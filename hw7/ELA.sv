==> flow/design.v <==
`timescale 1ns/10ps
module ELA(clk, rst, in_data, data_rd, req, wen, addr, data_wr, done);
	input					clk;
	input					rst;
	input			[7:0]	in_data;
	input			[7:0]	data_rd;
	output logic			req;
	output logic			wen;
	output logic	[9:0]	addr;
	output logic	[7:0]	data_wr;
	output logic			done;
 reg [3:0] state, next_state;
 parameter IDLE=0, STORE=1, BUFF=2, CALL_L=3, CALL=4, CALL_R=5, ELA_L=6, ELA=7, ELA_R=8, FIN=9;
 reg [7:0] data_sv [0:7];	 
 reg [4:0] num;	 
 (* keep = "true" *) reg [7:0] D_1, D_2, D_3;	 
 reg finish;	 
 always @(posedge clk, posedge rst) begin
 	if(rst) state = IDLE;
 	else state = next_state;
 end
 always @(*) begin
 	case(state)
 		IDLE: begin
 			if(!rst) next_state = STORE;
 			else next_state = IDLE;
 		end
 		STORE: begin
 			if(addr == 991) next_state = BUFF;
 			else next_state = STORE;
 		end
 		BUFF: next_state = CALL_L;
 		CALL_L: begin
 			if(finish) next_state = FIN;
 			else if(num==3) next_state = ELA_L;
 			else next_state = CALL_L;
 		end
 		ELA_L: next_state = CALL;
 		CALL: begin
 			if(num==7) next_state = ELA;
 			else next_state = CALL;
 		end
 		ELA: begin
 			if((addr+2)%64==0) next_state = CALL_R;
 			else next_state = CALL;
 		end
 		CALL_R: begin
 			if(num==3) next_state = ELA_R;
 			else next_state = CALL_R;
 		end
 		ELA_R: next_state = CALL_L;
 		FIN: next_state = FIN;
 		default: next_state = IDLE;
 	endcase
 end
 always @(posedge clk) begin
 	case(state)
 		IDLE: begin
 			addr = 10'b11_1111_1110;	 
 			done = 0;
 			finish = 0;
 			req = 0;
 		end
 		STORE: begin
 			wen = 1;
 			data_wr = in_data;
 			if(addr == 10'b11_1111_1110) begin
 				req = 1;	 
 				addr = addr + 1;
 			end else if((addr+1)%32==0 && !req) begin	 
 				addr = addr + 32;	 
 				req = 1;	 
 			end else begin
 				addr = addr + 1;
 				req = 0;
 			end
 		end
 		BUFF: begin
 			wen = 0;
 			num = 0;
 			addr = 10'b11_1111_1111;
 		end
 		CALL_L: begin
 			wen = 0;
 			if(addr == 10'b11_1111_1111) addr = 0;
 			else if(num==0) addr = addr + 1;
 			else if(num==1) addr = addr + 64;
 			data_sv[num] = data_rd;
 			num = num + 1;
 		end
 		ELA_L: begin
 			wen = 1;
 			num = 0;
 			addr = addr - 32;
 			data_wr = (data_sv[1] + data_sv[2]) / 2;	 
 		end
 		CALL: begin
 			wen = 0;
 			case(num)
 				0: addr = addr - 32;
 				3: addr = addr + 62;
 				6: addr = addr - 33;
 				7: addr = addr;
 				default: addr = addr + 1;
 			endcase
 			data_sv[num] = data_rd;
 			num = num + 1;
 		end
 		ELA: begin
 			wen = 1;
 			num = 0;
 			if(data_sv[1] > data_sv[6]) D_1 = data_sv[1] - data_sv[6];
 			else D_1 = data_sv[6] - data_sv[1];
 			if(data_sv[2] > data_sv[5]) D_2 = data_sv[2] - data_sv[5];
 			else D_2 = data_sv[5] - data_sv[2];
 			if(data_sv[3] > data_sv[4]) D_3 = data_sv[3] - data_sv[4];
 			else D_3 = data_sv[4] - data_sv[3];
 			if(D_2 <= D_1) begin
 				if(D_2 <= D_3) begin
 					data_wr = (data_sv[2] + data_sv[5]) / 2;
 				end else begin
 					data_wr = (data_sv[3] + data_sv[4]) / 2;
 				end
 			end else begin
 				if(D_1 <= D_3) begin
 					data_wr = (data_sv[1] + data_sv[6]) / 2;
 				end else begin
 					data_wr = (data_sv[3] + data_sv[4]) / 2;
 				end
 			end
 		end
 		CALL_R: begin
 			wen = 0;
 			if(num==0) addr = addr - 31;
 			else if(num==1) addr = addr + 64;
 			data_sv[num] = data_rd;
 			num = num + 1;
 		end
 		ELA_R: begin
 			wen = 1;
 			num = 0;
 			addr = addr - 32;
 			data_wr = (data_sv[1] + data_sv[2]) / 2;
 			if(addr==959) finish = 1;	 
 		end
 		FIN: begin
 			done = 1;
 		end
 		default: addr = addr;
 	endcase
 end
endmodule
[Step by step through the tools: ELA]
Tool output for the design above, in the order of the flow.
Lines are those of the file above, counted from 1.
A cell with -- has no value.
Inputs
  top module: ELA
  clock input: clk
  standard-cell library: sky130hd
  corner: tt_025C_1v80

[After elaboration]
Source: Yosys, flattened and elaborated. Widths are those after wreduce. Registers that Yosys merges into a memory's read port (data or address) are not register bits. Print and check cells do not count.
Storage and ports
  register bits after elaboration: 103
  input port bits: 18
  word-level cells: 155
Operators by class
  $add $sub $neg: 19
  order comparisons: 6
  equality and inequality tests: 32
  multiplexer cells: 46
  reductions and logical operators: 35
Operator list (number)
  8-bit two-way mux: 21
  10-bit parallel mux with 7-bit select: 1
  32-bit zero test: 2
  10-bit two-way mux: 6
  8-bit subtractor: 6
  7-bit OR reduction: 6
  10-bit equality test (second input constant): 4
  10-bit parallel mux with 4-bit select: 1
  8-bit by 8-bit adder with 9-bit output: 4
  4-bit parallel mux with 9-bit select: 1
  8-bit greater-than comparator: 3
  8-bit less-or-equal comparator: 3
  8-bit parallel mux with 3-bit select: 1
  10-bit by 6-bit adder with 10-bit output (second input constant): 2
  10-bit by 6-bit subtractor with 10-bit output (second input constant): 2
  2-bit != test (second input constant): 8
  2-bit AND reduction: 8
  4-bit by 3-bit equality test with 1-bit output (second input constant): 4
  3-bit equality test (second input constant): 4
  4-bit OR reduction: 3
  10-bit by 1-bit adder with 10-bit output (second input constant): 1
  10-bit by 5-bit subtractor with 10-bit output (second input constant): 1
  10-bit by 7-bit adder with 10-bit output (second input constant): 1
  2-bit nonzero test: 5
  5-bit by 3-bit equality test with 1-bit output (second input constant): 2
  5-bit parallel mux with 2-bit select: 1
  4-bit by 2-bit equality test with 1-bit output (second input constant): 2
  4-bit equality test (second input constant): 2
Other operator kinds: 21; their cells: 33.

[Depth]
Depth = most cells in a row (Yosys ltp): at word level without a register or memory, in the mapped netlist without a sequential cell, where the memories' decode and read muxes count.
Depth
  word-level depth: 7
  ABC_AREA: 0
  depth in mapped cells: 24

[After synthesis]
The flow's flattened synthesis, as Yosys stat reports it; memories are mapped. The netlist is that of the ABC_AREA named above (0 if unset); the other value can give another one.
Cells by type (number)
  sky130_fd_sc_hd__edfxtp_1: 99
  sky130_fd_sc_hd__ha_1: 118
  sky130_fd_sc_hd__inv_1: 105
  sky130_fd_sc_hd__xnor2_1: 44
  sky130_fd_sc_hd__a21oi_1: 73
  sky130_fd_sc_hd__dfrtp_1: 9
  sky130_fd_sc_hd__nor2_1: 58
  sky130_fd_sc_hd__xor2_1: 24
  sky130_fd_sc_hd__fa_1: 10
  sky130_fd_sc_hd__a21o_1: 26
  sky130_fd_sc_hd__mux2i_1: 19
  sky130_fd_sc_hd__nand2_1: 48
  sky130_fd_sc_hd__o21ai_0: 36
  sky130_fd_sc_hd__nand3_1: 24
  sky130_fd_sc_hd__clkbuf_1: 28
  sky130_fd_sc_hd__o21bai_1: 14
  sky130_fd_sc_hd__and3_1: 15
  sky130_fd_sc_hd__mux2_2: 8
Not listed: further types 51, cells in them 169.
Synthesis totals
  mapped cells: 927
  chip area (Yosys): 8991.1 sq um
  flip-flop cells: 109
  buffer cells: 39

[Timing after synthesis]
Path of least setup slack by OpenSTA after synthesis, without wires, with an ideal clock, recovery checks aside; 20% of the period is set as input and as output delay. Where synthesis merged equal registers, the netlist keeps one of their names.
Timing post-synthesis
  path type: register to register
  start: register data_sv[1][0]
  end: register data_wr[1]
  period: 7.14 ns
  time at the first pin: 0.000 ns
  arrival: 4.451 ns
  data required time: 6.871 ns
  slack: 2.420 ns
  path delay: 4.720 ns
  stages on the path: 23
  period reached after synthesis: 4.72 ns
"path delay" is the arrival time less input delay plus setup time.
"stages on the path": output pins that drive a net of the path, with the launching flip-flop's if there is one; two outputs of one cell count as two.
"period reached after synthesis" is the clock period less the worst setup slack; recovery checks do not enter. This is arithmetic on one report: input and output delays are still those of the set period (20% each).
The rows between start and end are the longest chain of elaborated cells between them; the timing report does not say that the signal goes this way. Where chains are equally long, one stands for them.
A line is the first line of the expression or statement that the cell stems from. Yosys adds cells for indexed reads and writes and turns some case tables into memories.
At most two assigning lines are given for a register; there are more.
Between the ends, post-synthesis
  cells stage by stage: sky130_fd_sc_hd__edfxtp_1 > sky130_fd_sc_hd__inv_1 > sky130_fd_sc_hd__ha_1 > sky130_fd_sc_hd__inv_1 > sky130_fd_sc_hd__fa_1 > sky130_fd_sc_hd__a21o_1 > sky130_fd_sc_hd__a21oi_1 > sky130_fd_sc_hd__o22ai_1 > sky130_fd_sc_hd__o22a_1 > sky130_fd_sc_hd__buf_2 > sky130_fd_sc_hd__mux2i_1 > sky130_fd_sc_hd__xor2_1 > sky130_fd_sc_hd__inv_1 > sky130_fd_sc_hd__ha_1 > sky130_fd_sc_hd__a21oi_1 > sky130_fd_sc_hd__nor2b_1 > sky130_fd_sc_hd__o31a_1 > sky130_fd_sc_hd__o21a_1 > sky130_fd_sc_hd__o21a_1 > sky130_fd_sc_hd__o22ai_2 > sky130_fd_sc_hd__mux2_2 > sky130_fd_sc_hd__a221oi_1 > sky130_fd_sc_hd__o21ai_0
  cells in the longest elaborated chain: 7
  elaborated cells on any way between the ends: 12
  classes of those cells: 4 x add/sub; 3 x compare; 5 x mux
RTL lines, path post-synthesis
  from (decl): line 14  | reg [7:0] data_sv [0:7];
  from (assign): line 88  | data_sv[num] = data_rd;
  from (assign): line 106  | data_sv[num] = data_rd;
  8-bit subtractor: line 113  | else D_1 = data_sv[6] - data_sv[1];
  8-bit two-way mux: line 112  | if(data_sv[1] > data_sv[6]) D_1 = data_sv[1] - data_sv[6];
  8-bit two-way mux: line 57  | case(state)
  8-bit less-or-equal comparator: line 125  | if(D_1 <= D_3) begin
  8-bit two-way mux: line 125
  8-bit two-way mux: line 118  | if(D_2 <= D_1) begin
  8-bit parallel mux with 3-bit select: line 57
  to (assign): line 66  | data_wr = in_data;
  to (assign): line 95  | data_wr = (data_sv[1] + data_sv[2]) / 2;
  to (decl): line 10  | output logic [7:0] data_wr;

[Timing after layout]
Path of least setup slack in the final report of flow run 1 (OpenROAD, finished layout, wires in). Where an end is a register, its clock arrival counts in the times.
Timing after layout
  path type: register to register
  start: register data_sv[2][5]
  end: register data_wr[0]
  period: 5.34 ns
  time at the first pin: 0.35 ns
  arrival: 4.59 ns
  data required time: 5.44 ns
  slack: 0.84 ns
  stages on the path: 21
The rows between start and end are the longest chain of elaborated cells between them; the timing report does not say that the signal goes this way. Where chains are equally long, one stands for them.
At most two assigning lines are given for a register; there are more.
Between the ends, after layout
  cells stage by stage: sky130_fd_sc_hd__edfxtp_1 > sky130_fd_sc_hd__inv_1 > sky130_fd_sc_hd__ha_2 > sky130_fd_sc_hd__a211o_1 > sky130_fd_sc_hd__a21oi_4 > sky130_fd_sc_hd__o21ai_4 > sky130_fd_sc_hd__o21ai_4 > sky130_fd_sc_hd__mux2i_1 > sky130_fd_sc_hd__o21ai_1 > sky130_fd_sc_hd__nand2_1 > sky130_fd_sc_hd__a21boi_0 > sky130_fd_sc_hd__buf_4 > sky130_fd_sc_hd__ha_1 > sky130_fd_sc_hd__a21o_1 > sky130_fd_sc_hd__a21o_1 > sky130_fd_sc_hd__a211oi_2 > sky130_fd_sc_hd__a21oi_1 > sky130_fd_sc_hd__a31oi_2 > sky130_fd_sc_hd__nand3_4 > sky130_fd_sc_hd__a211o_1 > sky130_fd_sc_hd__a221o_1
  cells in the longest elaborated chain: 7
  elaborated cells on any way between the ends: 10
  source lines of those cells: 5
  classes of those cells: 2 x add/sub; 3 x compare; 5 x mux
RTL lines, path after layout
  from (decl): line 14  | reg [7:0] data_sv [0:7];
  from (assign): line 88  | data_sv[num] = data_rd;
  from (assign): line 106  | data_sv[num] = data_rd;
  8-bit greater-than comparator: line 114  | if(data_sv[2] > data_sv[5]) D_2 = data_sv[2] - data_sv[5];
  8-bit two-way mux: line 114
  8-bit two-way mux: line 57  | case(state)
  8-bit less-or-equal comparator: line 119  | if(D_2 <= D_3) begin
  8-bit two-way mux: line 119
  8-bit two-way mux: line 118  | if(D_2 <= D_1) begin
  8-bit parallel mux with 3-bit select: line 57
  to (assign): line 66  | data_wr = in_data;
  to (assign): line 95  | data_wr = (data_sv[1] + data_sv[2]) / 2;
  to (decl): line 10  | output logic [7:0] data_wr;

--- measured runs ---
Settings and measured results of 2 stored flow runs for module ELA (sky130hd), not sorted in any way. The constraints put input and output delay at 20% of the set period each and load the outputs with 0.01 pF.
"worst setup path time (ns)" is the time allowed to the run's worst setup path (the clock period less input and output delay, where it has them) less its slack. Clock arrival times count: a late capture clock shortens it, a late launch clock lengthens it.

Flow files of flow run 1
==> flow/run.sh <==
#!/bin/bash
# the make line also repeats the synthesis and layout settings of config.mk as NAME=value (left out here)
make -C /OpenROAD-flow-scripts/flow DESIGN_CONFIG=/design/flow/config.mk WORK_HOME=/design/flow/orfs CLKGATE_MAP_FILE= finish
==> flow/config.mk <==
export PLATFORM = sky130hd
export DESIGN_NAME = ELA
export DESIGN_NICKNAME = ELA
export VERILOG_FILES = /design/flow/design.v
export SDC_FILE = /design/flow/constraint.sdc
export NUM_CORES = 4
export LEC_CHECK = 0
export CAP_MARGIN = 20
export CORE_MARGIN = 2
export CORE_UTILIZATION = 40
export SETUP_SLACK_MARGIN = 0.66
export SLEW_MARGIN = 20
==> flow/constraint.sdc <==
create_clock -name core_clock -period 5.34 [get_ports {clk}]
set_input_delay 1.0680 -clock core_clock [delete_from_list [all_inputs] [get_ports {clk}]]
set_output_delay 1.0680 -clock core_clock [all_outputs]
set_load 0.01 [all_outputs]

report of flow run 1
yosys chip area after synthesis (um^2): 8991.1
finish__design__die__area: 21762.2
finish__design__instance__utilization: 0.4853
finish__timing__setup__ws: 0.845
finish__timing__setup__tns: 0.000
worst setup path time (ns): 4.50
worst setup path kind: register to register

Flow files of flow run 2
==> flow/run.sh <==
#!/bin/bash
# the make line also repeats the synthesis and layout settings of config.mk as NAME=value (left out here)
make -C /OpenROAD-flow-scripts/flow DESIGN_CONFIG=/design/flow/config.mk WORK_HOME=/design/flow/orfs CLKGATE_MAP_FILE= finish
==> flow/config.mk <==
export PLATFORM = sky130hd
export DESIGN_NAME = ELA
export DESIGN_NICKNAME = ELA
export VERILOG_FILES = /design/flow/design.v
export SDC_FILE = /design/flow/constraint.sdc
export NUM_CORES = 4
export LEC_CHECK = 0
export CAP_MARGIN = 20
export CELL_PAD_IN_SITES_GLOBAL_PLACEMENT = 0
export CORE_MARGIN = 2
export CORE_UTILIZATION = 44
export CTS_CLUSTER_DIAMETER = 321
export PLACE_DENSITY_LB_ADDON = 0.1
export SLEW_MARGIN = 20
export TNS_END_PERCENT = 65
==> flow/constraint.sdc <==
create_clock -name core_clock -period 5.92 [get_ports {clk}]
set_input_delay 1.1840 -clock core_clock [delete_from_list [all_inputs] [get_ports {clk}]]
set_output_delay 1.1840 -clock core_clock [all_outputs]
set_load 0.01 [all_outputs]

report of flow run 2
yosys chip area after synthesis (um^2): 8991.1
finish__design__die__area: 19835.9
finish__design__instance__utilization: 0.4920
finish__timing__setup__ws: 0.539
finish__timing__setup__tns: 0.000
worst setup path time (ns): 5.38
worst setup path kind: register to register
--- end ---
